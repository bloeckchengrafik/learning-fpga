==> flow/design.v <==
module top
(
    input clk,
    input btn1,
    input btn2,
    output [5:0] led
);
    localparam WAIT_TIME = 13500000;
    reg [5:0] ledCounter = 0;
    reg [23:0] clockCounter = 0;
    wire paused;
    wire reset;
    togglebutton tbtn1(!btn1, clk, paused);
    debounce dbtn2(!btn2, clk, reset);
    always @(posedge clk) begin
        clockCounter <= clockCounter + 1;
        if (clockCounter == WAIT_TIME) begin
            clockCounter <= 0;
            ledCounter <= ledCounter + 1;
        end
        if (paused) begin
            clockCounter <= 0;
        end
        if (reset) begin
            ledCounter <= 0;
        end
    end
    assign led = ~ledCounter;
endmodule
module togglebutton (
    input p_btn,
    input clk,
    output reg state
);
    reg prev_state = 1'b0;
    debounce db(p_btn, clk, next_state);
    always @(posedge clk) begin
        if (next_state & !prev_state) begin
            state <= ~state;
        end
        prev_state <= next_state;
    end
endmodule
module debounce (
    input p_btn,
    input clk,
    output reg state
);
    reg [3:0] shreg = 4'b0000;
    always @(posedge clk) begin
        shreg <= {shreg[2:0], p_btn};
    end
    assign state = shreg == 4'b1111;
endmodule
From RTL to reports: top
Tool output for the design above, in the order of the flow.
Line numbers count from 1 in the design file above.
Operators carry their Yosys type and port widths (W data, S select, Z words).
Cell names lack the library's common part.
{"block": "setup", "top": "top", "clk_port": "clk", "lib": "sky130hd", "pvt_corner": "tt_025C_1v80"}

Word-level counts
Source: Yosys, flattened and elaborated, memories not mapped. Widths are those after wreduce. Registers that Yosys merges into a memory's read port (data or address) are not register bits. Print and check cells do not count. Equal cells are merged and count once.
{"block": "word_totals", "ff_bits": 40}
{"block": "classes", "addsub": 2, "eq_ne": 3, "bitwise": 3, "reduce_and_logical": 4}
{"block": "op_table", "operator": "$add A24 B1 Y24 const B", "count": 1}
{"block": "op_table", "operator": "$eq A24 B24 Y1 const B", "count": 1}
{"block": "op_table", "operator": "$eq A4 B4 Y1 const B", "count": 2}
{"block": "op_table", "operator": "$add A6 B1 Y6 const B", "count": 1}
{"block": "op_table", "operator": "$not A6 Y6", "count": 1}
{"block": "op_table", "operator": "$logic_not A1 Y1", "count": 3}
{"block": "op_table", "operator": "$reduce_or A2 Y1", "count": 1}
{"block": "op_table", "operator": "$and A1 B1 Y1", "count": 1}
{"block": "op_table", "operator": "$not A1 Y1", "count": 1}

Longest topological paths
Depth = most cells in a row (Yosys ltp): at word level without a register or memory, in the mapped netlist without a sequential cell, where the memories' decode and read muxes count.
{"block": "logic_depth", "ltp_word": 2, "ABC_AREA": 0, "ltp_mapped": 8, "mapped_depth_nobuf": 6}

After synthesis
Yosys stat after the flow's synthesis: flattened, memories mapped to cells. It holds for the ABC_AREA given above (unset counts as 0); a run with the other value may have another netlist.
The area totals of this step are shown rounded.
{"block": "types", "cell_type": "dfxtp_1", "count": 39, "type_area_um2": 780.749}
{"block": "types", "cell_type": "a21oi_1", "count": 14, "type_area_um2": 70.067}
{"block": "types", "cell_type": "xnor2_1", "count": 8, "type_area_um2": 70.067}
{"block": "types", "cell_type": "nor2_1", "count": 17, "type_area_um2": 63.811}
{"block": "types", "cell_type": "nand4_1", "count": 10, "type_area_um2": 62.56}
{"block": "types", "cell_type": "and4_1", "count": 7, "type_area_um2": 61.309}
{"block": "types", "cell_type": "nand3_1", "count": 12, "type_area_um2": 60.058}
{"block": "types", "cell_type": "inv_1", "count": 14, "type_area_um2": 52.55}
{"block": "types", "cell_type": "or4_1", "count": 7, "type_area_um2": 52.55}
{"block": "types", "cell_type": "xor2_1", "count": 6, "type_area_um2": 52.55}
{"block": "types", "cell_type": "o21ai_0", "count": 8, "type_area_um2": 40.038}
{"block": "types", "cell_type": "ha_1", "count": 3, "type_area_um2": 37.536}
{"block": "types", "cell_type": "o31ai_1", "count": 5, "type_area_um2": 37.536}
{"block": "types", "cell_type": "or3_1", "count": 6, "type_area_um2": 37.536}
{"block": "types", "cell_type": "edfxtp_1", "count": 1, "type_area_um2": 30.029}
{"block": "types", "cell_type": "nand2_1", "count": 7, "type_area_um2": 26.275}
{"block": "types", "cell_type": "buf_6", "count": 2, "type_area_um2": 22.522}
{"block": "types", "cell_type": "or4_4", "count": 2, "type_area_um2": 22.522}
Other cell types: 12; their cells: 18.
{"block": "mapped", "cell_count": 186, "mapped_area_um2": 1690, "seqArea_um2": 811, "ff_cells": 40}
By module: a second synthesis without flattening, with its own total; a netlist apart from the flattened one above.
{"block": "unflattened", "hier_cells": 189, "hier_area_um2": 1680}
Each row is one instance without its submodules.
{"block": "modules", "module": "top", "instances": 1, "n_cells": 175, "area_um2": 1440, "mod_seq_area_um2": 601}
{"block": "modules", "module": "debounce", "instances": 2, "n_cells": 5, "area_um2": 88.8, "mod_seq_area_um2": 80.1}
{"block": "modules", "module": "togglebutton", "instances": 1, "n_cells": 4, "area_um2": 67.6, "mod_seq_area_um2": 50.0}

Path before layout
Source: OpenSTA report_checks on the synthesized netlist (no wires, ideal clock, input and output delay 20% of the period each), path of least setup slack; recovery checks are left aside. Register names are those of the netlist, which keeps one name where synthesis merged equal registers.
{"block": "synth_timing", "path_kind": "reg-to-reg", "startpoint": "register clockCounter[2]", "endpoint": "register ledCounter[3]", "period_ps": 2160, "setup_time_ps": 70, "t_arrival_ps": 2123, "setup_slack_ps": -33, "path_delay_ps": 2193, "path_stages": 7, "path_buffers": 2, "synth_period_reached_ps": 2193}
"path_delay_ps" = arrival - input delay + setup time.
"path_stages": output pins that drive a net of the path, with the launching flip-flop's if there is one; two outputs of one cell count as two.
"synth_period_reached_ps" is the clock period less the worst setup slack; recovery checks do not enter. This is arithmetic on one report: input and output delays are still those of the set period (20% each).
The rows between start and end are the longest chain of elaborated cells between them; the timing report does not say that the signal goes this way. Where chains are equally long, one stands for them.
A line is the first line of the expression or statement that the cell stems from. Yosys adds cells for indexed reads and writes and turns some case tables into memories.
At most two assigning lines are given for a register; there are more.
{"block": "synth_between", "path_cell_list": "dfxtp_1 -> buf_6 -> or4b_1 -> or4_4 -> buf_6 -> or4_1 -> a21oi_1", "elab_chain_len": 1, "cone_cells": 1, "lines_between": 1, "cone_classes": "eq/ne: 1"}
{"block": "synth_rtl", "item": "from (decl)", "line_no": 10, "rtl": "reg [23:0] clockCounter = 0;"}
{"block": "synth_rtl", "item": "from (assign)", "line_no": 16, "rtl": "clockCounter <= clockCounter + 1;"}
{"block": "synth_rtl", "item": "from (assign)", "line_no": 18, "rtl": "clockCounter <= 0;"}
{"block": "synth_rtl", "item": "$eq A24 B24 Y1", "line_no": 17, "rtl": "if (clockCounter == WAIT_TIME) begin"}
{"block": "synth_rtl", "item": "to (assign)", "line_no": 19, "rtl": "ledCounter <= ledCounter + 1;"}
{"block": "synth_rtl", "item": "to (assign)", "line_no": 25, "rtl": "ledCounter <= 0;"}
{"block": "synth_rtl", "item": "to (decl)", "line_no": 9, "rtl": "reg [5:0] ledCounter = 0;"}

Timing after layout
Path of least setup slack in the final report of run 1 (OpenROAD, finished layout, wires in). Where an end is a register, its clock arrival counts in the times.
The report prints the path's times to 10 ps; the period is as set.
{"block": "layout_timing", "path_kind": "reg-to-reg", "startpoint": "register clockCounter[20]", "endpoint": "register ledCounter[3]", "period_ps": 1490, "setup_time_ps": 60, "t_arrival_ps": 2420, "setup_slack_ps": -710, "path_stages": 6, "path_buffers": 1}
The rows between start and end are the longest chain of elaborated cells between them; the timing report does not say that the signal goes this way. Where chains are equally long, one stands for them.
At most two assigning lines are given for a register; there are more.
{"block": "layout_between", "path_cell_list": "dfxtp_4 -> or4b_4 -> or4_4 -> buf_8 -> or4_4 -> a21oi_1", "elab_chain_len": 1, "cone_cells": 1, "lines_between": 1, "cone_classes": "eq/ne: 1"}
{"block": "layout_rtl", "item": "from (decl)", "line_no": 10, "rtl": "reg [23:0] clockCounter = 0;"}
{"block": "layout_rtl", "item": "from (assign)", "line_no": 16, "rtl": "clockCounter <= clockCounter + 1;"}
{"block": "layout_rtl", "item": "from (assign)", "line_no": 18, "rtl": "clockCounter <= 0;"}
{"block": "layout_rtl", "item": "$eq A24 B24 Y1", "line_no": 17, "rtl": "if (clockCounter == WAIT_TIME) begin"}
{"block": "layout_rtl", "item": "to (assign)", "line_no": 19, "rtl": "ledCounter <= ledCounter + 1;"}
{"block": "layout_rtl", "item": "to (assign)", "line_no": 25, "rtl": "ledCounter <= 0;"}
{"block": "layout_rtl", "item": "to (decl)", "line_no": 9, "rtl": "reg [5:0] ledCounter = 0;"}

2 stored runs of top in the flow (synthesis by Yosys, layout by OpenROAD, sky130hd cells), in arbitrary order. Constraints: input delay and output delay 20% of the set period each, output load 0.01 pF.
"achieved_clock_period_ps" is the run's clock period less its worst setup slack. It is reckoned from that one timing run; input and output delays stay at 20% of the period that was set.
"power.total_w" rests on the timing tool's default activity at the inputs, not on a simulated workload.
Measured values are rounded.

{"run": "run 1", "settings": { "period_ns": 1.49, "CORE_UTILIZATION": 25, "SETUP_SLACK_MARGIN": 0.04, "PLACE_DENSITY_LB_ADDON": 0.12, "CORE_MARGIN": 8, "CELL_PAD_IN_SITES_GLOBAL_PLACEMENT": 3, "CELL_PAD_IN_SITES_DETAIL_PLACEMENT": 2, "TNS_END_PERCENT": 5, "GPL_TIMING_DRIVEN": 0, "MAX_ROUTING_LAYER": "met4", "CAP_MARGIN": 20, "SLEW_MARGIN": 20 }, "results": { "fin_hold_ws_ps": 352, "setup_ws_ps": -706, "achieved_clock_period_ps": 2196, "post_synth_area_um2": 1690, "power.total_w": 0.0019, "total_negative_slack_ps": -18100, "die_um2": 9640, "final_cell_area_um2": 2060 }}
{"run": "run 2", "settings": { "period_ns": 1.99, "CORE_UTILIZATION": 29, "PLACE_DENSITY_LB_ADDON": 0.19, "CELL_PAD_IN_SITES_DETAIL_PLACEMENT": 0, "TNS_END_PERCENT": 25, "ABC_AREA": 1, "GPL_TIMING_DRIVEN": 1, "GPL_ROUTABILITY_DRIVEN": 1, "CAP_MARGIN": 40, "SLEW_MARGIN": 15, "CORE_MARGIN": 2 }, "results": { "fin_hold_ws_ps": 355, "setup_ws_ps": 318, "achieved_clock_period_ps": 1672, "post_synth_area_um2": 2030, "power.total_w": 0.00154, "total_negative_slack_ps": 0, "die_um2": 7680, "final_cell_area_um2": 2310 }}
